==> flow/design.v <==
`timescale 1ns/1ns
module AdderSubtractor #(parameter n = 11) (A,B,SubtractFlag,Co,Sum);
	input [n-1:0] A,B;
	input SubtractFlag;
	output reg Co;
	output reg [n-1:0] Sum;
	always @(A or B or SubtractFlag) begin
		if (SubtractFlag == 1)
			{Co,Sum} = A+(~B)+1;
		else
			{Co,Sum} = A+B;
	end
endmodule
`timescale 1ns/1ns
module upcnt4(input [3:0] PI, input clk,rst,cntEn,ld,Ci,output reg[3:0] PO, output Co);
	always @(posedge clk, posedge rst) begin
		if(rst) 
			PO <= 4'b0;
		else begin
			if (ld)
				PO <= PI;
			else if(cntEn)
				PO <= Ci ? (PO + 1) : PO;
		end
	end
	assign Co = (cntEn) ? &{PO,Ci} : 1'b0;
endmodule
`timescale 1ns/1ns
module Controller(clk,rst,start,gotResult,Co,SignSum, SiR_Q, QCommand, ACommand, MCommand,subtractFlag,cntEn,ldCnt,Ci, done);
	input clk,rst,start,gotResult,Co,SignSum;
	output reg [1:0] QCommand,ACommand, MCommand;
	output reg subtractFlag;
	output reg cntEn,ldCnt,Ci, SiR_Q, done;
	reg [2:0] ps;
	reg [2:0] ns;
	parameter [2:0] Idle = 3'b000;
	parameter [2:0] Init = 3'b001;
	parameter [2:0] ShifLeft_AQ = 3'b010;
	parameter [2:0] CalculateA_M = 3'b011;
	parameter [2:0] PositiveA_M = 3'b100;
	parameter [2:0] NegativeA_M = 3'b101;
	parameter [2:0] Counter = 3'b110;
	parameter [2:0] Done = 3'b111;
	always @(posedge clk, posedge rst) begin
		if (rst)
			ps <= Idle;
		else
			ps <= ns;
	end
	always @(ps or start or Co or SignSum)
	begin
		case(ps)
			Idle: ns = start ? Init: Idle;
			Init: ns = ShifLeft_AQ;
			ShifLeft_AQ: ns = CalculateA_M;
			CalculateA_M: ns = SignSum ? NegativeA_M: PositiveA_M;
			NegativeA_M: ns = Counter;
			PositiveA_M: ns = Counter;
			Counter: ns = Co ? Done: ShifLeft_AQ;
			Done: ns = gotResult ? Idle : Done;
		endcase
	end
	always @(ps)
	begin
		QCommand = 2'b00;
		ACommand = 2'b00;
		MCommand = 2'b00;
		{subtractFlag,cntEn,ldCnt,Ci,SiR_Q,done} = 6'b000000;
		case (ps)
			Idle: done = 1'b1;
			Init: begin
				MCommand = 2'b11;
				QCommand = 2'b11;
				ldCnt = 1'b1;
			end
			ShifLeft_AQ: begin
				QCommand = 2'b10;
				ACommand = 2'b10;
			end
			CalculateA_M: subtractFlag = 1'b1;
			NegativeA_M: begin
				SiR_Q = 0;
				QCommand = 2'b01;
				subtractFlag = 1'b1;
			end
			PositiveA_M: begin
				SiR_Q = 1;
				QCommand = 2'b01;
				ACommand = 2'b11;
				subtractFlag = 1'b1;
			end
			Counter: begin
				{cntEn, Ci} = 2'b11;
				subtractFlag = 1'b1;
			end
			Done: begin
				{cntEn, Ci} = 2'b11;
				subtractFlag = 1'b1;
				done = 1'b1;
			end
		endcase
	end
endmodule
`timescale 1ns/1ns
module DataPath(clk,rst, QCommand, ACommand, MCommand,subtractFlag,cntEn,ldCnt,Ci,SiR_Q, dividend, divisor, out_Q, out_A, out_M,Co,SignSum);
	parameter n = 10;
	input clk,rst;
	input [1:0] QCommand,ACommand, MCommand;
	input subtractFlag;
	input cntEn,ldCnt,Ci,SiR_Q;
	input [n-1:0] dividend;
	input [4:0] divisor;
	output [9:0] out_Q;
	output [10:0] out_A;
	output [10:0] out_M;
	output Co;
	output SignSum;
	wire SoL_Q;
	wire SoL_A;
	wire [10:0] sum;
	assign SignSum = sum[10];
	ShiftReg #(.n(10)) sregQ (.clk(clk), .rst(rst),.PI(dividend),.SiR(SiR_Q),.m(QCommand),.SoL(SoL_Q), .PO(out_Q));
	ShiftReg #(.n(11)) sregA (.clk(clk), .rst(rst),.PI(sum),.SiR(SoL_Q),.m(ACommand),.SoL(SoL_A), .PO(out_A));
	wire SoL_M;
	ShiftReg #(.n(11)) sregM (.clk(clk), .rst(rst),.PI({6'b0,divisor}),.SiR(0),.m(MCommand),.SoL(SoL_M), .PO(out_M));
	wire Co2;
	AdderSubtractor #(.n(11)) adder_subtractor (.A(out_A),.B(out_M),.SubtractFlag(subtractFlag), 
					.Co(Co2), .Sum(sum));
	wire [3:0] count;
	upcnt4 M10C (.PI(4'b0110), .clk(clk), .rst(rst), .cntEn(cntEn), .ld(ldCnt), .Ci(Ci),.PO(count), .Co(Co));
endmodule
`timescale 1ns/1ns
module RestoringDivision(clk,rst,start,gotResult,dividend, divisor, Q, M, A, done, divByZero, ov);
	input clk,rst,start,gotResult;
	input [9:0] dividend;
	input [4:0] divisor;
	output [9:0] Q;
	output [10:0] A;
	output [10:0] M;
	output done;
	output divByZero,ov;
	assign divByZero = (divisor == 5'b0) ? 1 : 0;
	assign ov = (dividend[9:5] >= divisor) ? 1 : 0;
	wire [1:0] QCommand,ACommand, MCommand;
	wire subtractFlag;
	wire cntEn,ldCnt,Ci,SiR_Q,Co,SignSum;
	DataPath dp(clk,rst, QCommand, ACommand, MCommand,subtractFlag,cntEn,ldCnt,Ci,SiR_Q, dividend, divisor, Q, A, M,Co,SignSum);
	Controller cu(clk,rst,start,gotResult,Co,SignSum, SiR_Q, QCommand, ACommand, MCommand,subtractFlag,cntEn,ldCnt,Ci, done);
endmodule
`timescale 1ns/1ns
module ShiftReg #(parameter n = 11) (input [n-1:0] PI, input clk, rst, SiR, input [1:0] m, output SoL, output reg [n-1:0] PO);
	assign SoL = PO[n-1];
	always @(posedge clk, posedge rst) begin
		if(rst)
			PO <= 0;
		else
			case(m)
				2'b00 : PO <= PO;
				2'b01 : PO[0] <= SiR;
				2'b10 : PO <= {PO[n-2:0],SiR};
				2'b11 : PO <= PI;
			endcase
	end
endmodule
# From RTL to reports: RestoringDivision

The steps from the RTL of RestoringDivision to its reports follow in flow order.
Lines are those of the file above, counted from 1.
Operators carry their Yosys type and port widths (W data, S select, Z words).
Cell names lack the library's common part.
Not given: --

Design top: RestoringDivision
Clock port: clk
Library: sky130hd
Timing corner: tt_025C_1v80

# After elaboration

Counts by Yosys on the flattened word-level netlist (proc, flatten, opt, wreduce; memories kept). Register bits leave out memories and registers merged into their read ports (data or address). Print and check cells are left out. Cells with the same type and inputs are merged into one.
Yosys's memory passes give these memory sizes; they may raise the number of words (mostly to a power of two), join words into wider ones and drop unused or constant bits.

Bits in registers: 39
Input port bits: 19
Memory bits (read-only): 96
Word-level cells: 65
Memories: 1
Output and inout bits: 35

Bitwise logic cells: 1
Reductions and logical operators: 15
Magnitude comparators: 1
Eq/ne operators: 17
$add $sub $neg: 4
Multiplexer cells: 18

Memories:

| name            | words | bits a word | rd ports | write ports | RTL line | source |
| (no name shown) | 8     | 12          | 1        | 0           | 69       | `case (ps)` |

Operators by type and width:

| kind                    | count |
| $pmux W10 S2            | 2 |
| $add A11 B11 Y11        | 2 |
| $pmux W3 S7             | 1 |
| $pmux W9 S2             | 1 |
| $eq A2 B2 Y1 const B    | 6 |
| $eq A3 B3 Y1 const B    | 4 |
| $mux W4                 | 3 |
| $add A11 B1 Y11 const B | 1 |
| $not A11 Y11            | 1 |
| $mux W11                | 1 |
| $reduce_bool A2 Y1      | 4 |
| $reduce_or A2 Y1        | 4 |
| $eq A2 B1 Y1 const B    | 3 |
| $logic_not A2 Y1        | 3 |
| $eq A3 B2 Y1 const B    | 2 |
| $mux W3                 | 2 |
| $pmux W1 S2             | 3 |
| $ge A5 B5 Y1            | 1 |
| $logic_not A5 Y1        | 1 |
| $reduce_and A5 Y1       | 1 |
| $mux W1                 | 5 |
| $add A4 B1 Y4 const B   | 1 |
| $eq A3 B1 Y1 const B    | 1 |
| $ne A3 B1 Y1 const B    | 1 |
| $logic_not A3 Y1        | 1 |
| $reduce_and A2 Y1       | 1 |

# Longest topological paths

Depth = most cells in a row (Yosys ltp): at word level without a register or memory, in the mapped netlist without a sequential cell, where the memories' decode and read muxes count.

Word-level depth: 6
ABC_AREA: 0
Depth in mapped cells: 9

# Netlist

The flow's flattened synthesis, as Yosys stat reports it; memories are mapped. The netlist is that of the ABC_AREA named above (0 if unset); the other value can give another one.

Flip-flop cells: 39
Cell area after synthesis: 2,567.5 um^2
Cell count: 272
Sequential area: 975.9 um^2
Buffers: 14

Cell types:

| cell     | count | area in all (um^2) |
| dfrtp_1  | 39    | 975.936 |
| ha_1     | 25    | 312.8 |
| mux2i_1  | 14    | 140.134 |
| o21ai_0  | 24    | 120.115 |
| nand2_1  | 31    | 116.362 |
| mux2_2   | 8     | 90.086 |
| inv_1    | 20    | 75.072 |
| a21oi_1  | 14    | 70.067 |
| xor2_1   | 7     | 61.309 |
| and2_1   | 8     | 50.048 |
| nand2b_1 | 8     | 50.048 |
| fa_1     | 2     | 40.038 |
| nor2b_1  | 6     | 37.536 |
| nor2_1   | 8     | 30.029 |
| xnor2_1  | 3     | 26.275 |
| buf_4    | 3     | 22.522 |
| nand3_1  | 4     | 20.019 |
| nor3_1   | 4     | 20.019 |

Other cell types: 27; their cells: 44.
The figures by module come from a second, unflattened synthesis with its own total; it is not the netlist above.

Cell total of the unflattened synthesis: 359
Area (unflattened synthesis): 3,174.3 um^2

Each row is one instance without its submodules.

Modules:

| module                 | instances | cells | area (um^2) |
| ShiftReg (n=11)        | 2         | 49    | 528.0 |
| AdderSubtractor (n=11) | 1         | 136   | 978.4 |
| ShiftReg (n=10)        | 1         | 45    | 484.2 |
| Controller             | 1         | 35    | 301.5 |
| upcnt4                 | 1         | 25    | 220.2 |
| RestoringDivision      | 1         | 18    | 126.4 |
| DataPath               | 1         | 2     | 7.5 |

# Path before layout

Source: OpenSTA report_checks on the synthesized netlist (no wires, ideal clock, input and output delay 20% of the period each), path of least setup slack; recovery checks are left aside. Register names are those of the netlist, which keeps one name where synthesis merged equal registers.

Kind: reg-to-reg
Start: register dp.sregA.PO[0]
End: register dp.sregA.PO[10]
Stages: 10
Slack: -0.057 ns
Path delay: 2.018 ns
Data required time: 1.818 ns
Period: 1.96 ns
Buffers on the path: 0
Time at the first pin: 0.000 ns
Setup time: 0.142 ns
Data arrival time: 1.876 ns
Period reached after synthesis: 2.017 ns

"path delay" is the arrival time less input delay plus setup time.
"stages": output pins that drive a net of the path, with the launching flip-flop's if there is one; two outputs of one cell count as two.
"period reached after synthesis" is the clock period less the worst setup slack; recovery checks do not enter. This is arithmetic on one report: input and output delays are still those of the set period (20% each).
The rows between start and end are the longest chain of elaborated cells between them; the timing report does not say that the signal goes this way. Where chains are equally long, one stands for them.
A line is the first line of the expression or statement that the cell stems from. Yosys adds cells for indexed reads and writes and turns some case tables into memories.
A register here has more assigning lines than the two given.

Path through: dfrtp_1 -> inv_1 -> ha_1 -> fa_1 -> nor2b_1 -> o211ai_1 -> a21oi_1 -> o21ba_1 -> xnor2_1 -> o221ai_1
Cells in the longest elaborated chain: 4

Ends and longest elaborated chain, after synthesis:

| element          | RTL line | source |
| start, declared  | 151      | `module ShiftReg #(parameter n = 11) (input [n-1:0] PI, input clk, rst, SiR, input [1:0] m, output SoL, output ...` |
| start, assigned  | 159      | `2'b01 : PO[0] <= SiR;` |
| start, assigned  | 160      | `2'b10 : PO <= {PO[n-2:0],SiR};` |
| $add A11 B11 Y11 | 9        | `{Co,Sum} = A+(~B)+1;` |
| $add A11 B1 Y11  | 9        |  |
| $mux W11         | 8        | `if (SubtractFlag == 1)` |
| $pmux W10 S2     | 157      | `case(m)` |
| end, assigned    | 158      | `2'b00 : PO <= PO;` |
| end, assigned    | 160      |  |
| end, declared    | 151      |  |

# Timing after layout

From the final timing report of run A: the path of least setup slack in the routed layout; clock arrival at registers is part of the times.

Kind: reg-to-reg
Start: register dp.sregM.PO[1]
End: register dp.sregA.PO[7]
Time at the first pin: 0.29 ns
Stages: 9
Period: 1.94 ns
Buffers on the path: 0
Data arrival time: 2.12 ns
Setup time: 0.10 ns
Slack: 0.01 ns
Data required time: 2.13 ns

The rows between start and end are the longest chain of elaborated cells between them; the timing report does not say that the signal goes this way. Where chains are equally long, one stands for them.
A register here has more assigning lines than the two given.

Path through: dfrtp_2 -> inv_1 -> ha_4 -> nor2b_1 -> o21a_1 -> a31o_1 -> a311oi_2 -> xor2_1 -> o21ai_1
Cells in the longest elaborated chain: 5

Ends and longest elaborated chain, after layout:

| element          | RTL line | source |
| start, declared  | 151      | `module ShiftReg #(parameter n = 11) (input [n-1:0] PI, input clk, rst, SiR, input [1:0] m, output SoL, output ...` |
| start, assigned  | 155      | `PO <= 0;` |
| start, assigned  | 160      | `2'b10 : PO <= {PO[n-2:0],SiR};` |
| $not A11 Y11     | 9        | `{Co,Sum} = A+(~B)+1;` |
| $add A11 B11 Y11 | 9        |  |
| $add A11 B1 Y11  | 9        |  |
| $mux W11         | 8        | `if (SubtractFlag == 1)` |
| $pmux W10 S2     | 157      | `case(m)` |
| end, assigned    | 158      | `2'b00 : PO <= PO;` |
| end, assigned    | 160      |  |
| end, declared    | 151      |  |

--- measured runs ---
Module RestoringDivision, platform sky130hd: 2 stored runs of the flow (Yosys, OpenROAD) with differing settings, in no particular order. Input and output delays are each 20% of the period that was set; the output load is 0.01 pF.
By "achieved clock period" is meant the clock period of the run minus its worst setup slack. This is arithmetic on one report: input and output delays are still those of the set period (20% each).
"time on the worst setup path" is the time allowed to the run's worst setup path (the clock period less input and output delay, where it has them) less its slack. Clock arrival times count: a late capture clock shortens it, a late launch clock lengthens it.
"overall power" rests on the timing tool's default activity at the inputs, not on a simulated workload.

## Run A

==> flow/run.sh <==
#!/bin/bash
# the make line also repeats the synthesis and layout settings of config.mk as NAME=value (left out here)
make -C /OpenROAD-flow-scripts/flow DESIGN_CONFIG=/design/flow/config.mk WORK_HOME=/design/flow/orfs CLKGATE_MAP_FILE= finish
==> flow/config.mk <==
export PLATFORM = sky130hd
export DESIGN_NAME = RestoringDivision
export DESIGN_NICKNAME = RestoringDivision
export VERILOG_FILES = /design/flow/design.v
export SDC_FILE = /design/flow/constraint.sdc
export NUM_CORES = 4
export LEC_CHECK = 0
export CAP_MARGIN = 20
export CORE_MARGIN = 2
export CORE_UTILIZATION = 40
export SLEW_MARGIN = 20
==> flow/constraint.sdc <==
create_clock -name core_clock -period 1.94 [get_ports {clk}]
set_input_delay 0.3880 -clock core_clock [delete_from_list [all_inputs] [get_ports {clk}]]
set_output_delay 0.3880 -clock core_clock [all_outputs]
set_load 0.01 [all_outputs]

| result of run A | value |
|---|---|
| sum of negative setup slack | 0.000 ns |
| final worst hold slack | 0.405 ns |
| overall power | 6,357 uW |
| achieved clock period | 1.931 ns |
| mapped cell area after synthesis | 2,567.5 um^2 |
| die area | 7,075.3 um^2 |
| standard-cell area after routing | 3,799.9 um^2 |
| setup slack of the worst path | 0.009 ns |
| time on the worst setup path | 1.93 ns |
| worst path kind | reg-to-reg |
| post-layout utilization | 60.5 % |

## Run B

==> flow/run.sh <==
#!/bin/bash
# the make line also repeats the synthesis and layout settings of config.mk as NAME=value (left out here)
make -C /OpenROAD-flow-scripts/flow DESIGN_CONFIG=/design/flow/config.mk WORK_HOME=/design/flow/orfs CLKGATE_MAP_FILE= finish
==> flow/config.mk <==
export PLATFORM = sky130hd
export DESIGN_NAME = RestoringDivision
export DESIGN_NICKNAME = RestoringDivision
export VERILOG_FILES = /design/flow/design.v
export SDC_FILE = /design/flow/constraint.sdc
export NUM_CORES = 4
export LEC_CHECK = 0
export CAP_MARGIN = 20
export CORE_ASPECT_RATIO = 1.9
export CORE_MARGIN = 6
export CORE_UTILIZATION = 18
export CTS_CLUSTER_SIZE = 57
export MIN_ROUTING_LAYER = met1
export PLACE_DENSITY_LB_ADDON = 0.2
export SETUP_SLACK_MARGIN = 0.34
export SLEW_MARGIN = 20
==> flow/constraint.sdc <==
create_clock -name core_clock -period 1.48 [get_ports {clk}]
set_input_delay 0.2960 -clock core_clock [delete_from_list [all_inputs] [get_ports {clk}]]
set_output_delay 0.2960 -clock core_clock [all_outputs]
set_load 0.01 [all_outputs]

| result of run B | value |
|---|---|
| sum of negative setup slack | -4.852 ns |
| final worst hold slack | 0.292 ns |
| overall power | 11,489 uW |
| achieved clock period | 2.010 ns |
| mapped cell area after synthesis | 2,567.5 um^2 |
| die area | 17,423.2 um^2 |
| standard-cell area after routing | 4,922.2 um^2 |
| setup slack of the worst path | -0.530 ns |
| time on the worst setup path | 2.01 ns |
| worst path kind | reg-to-reg |
| post-layout utilization | 35.7 % |
--- end ---
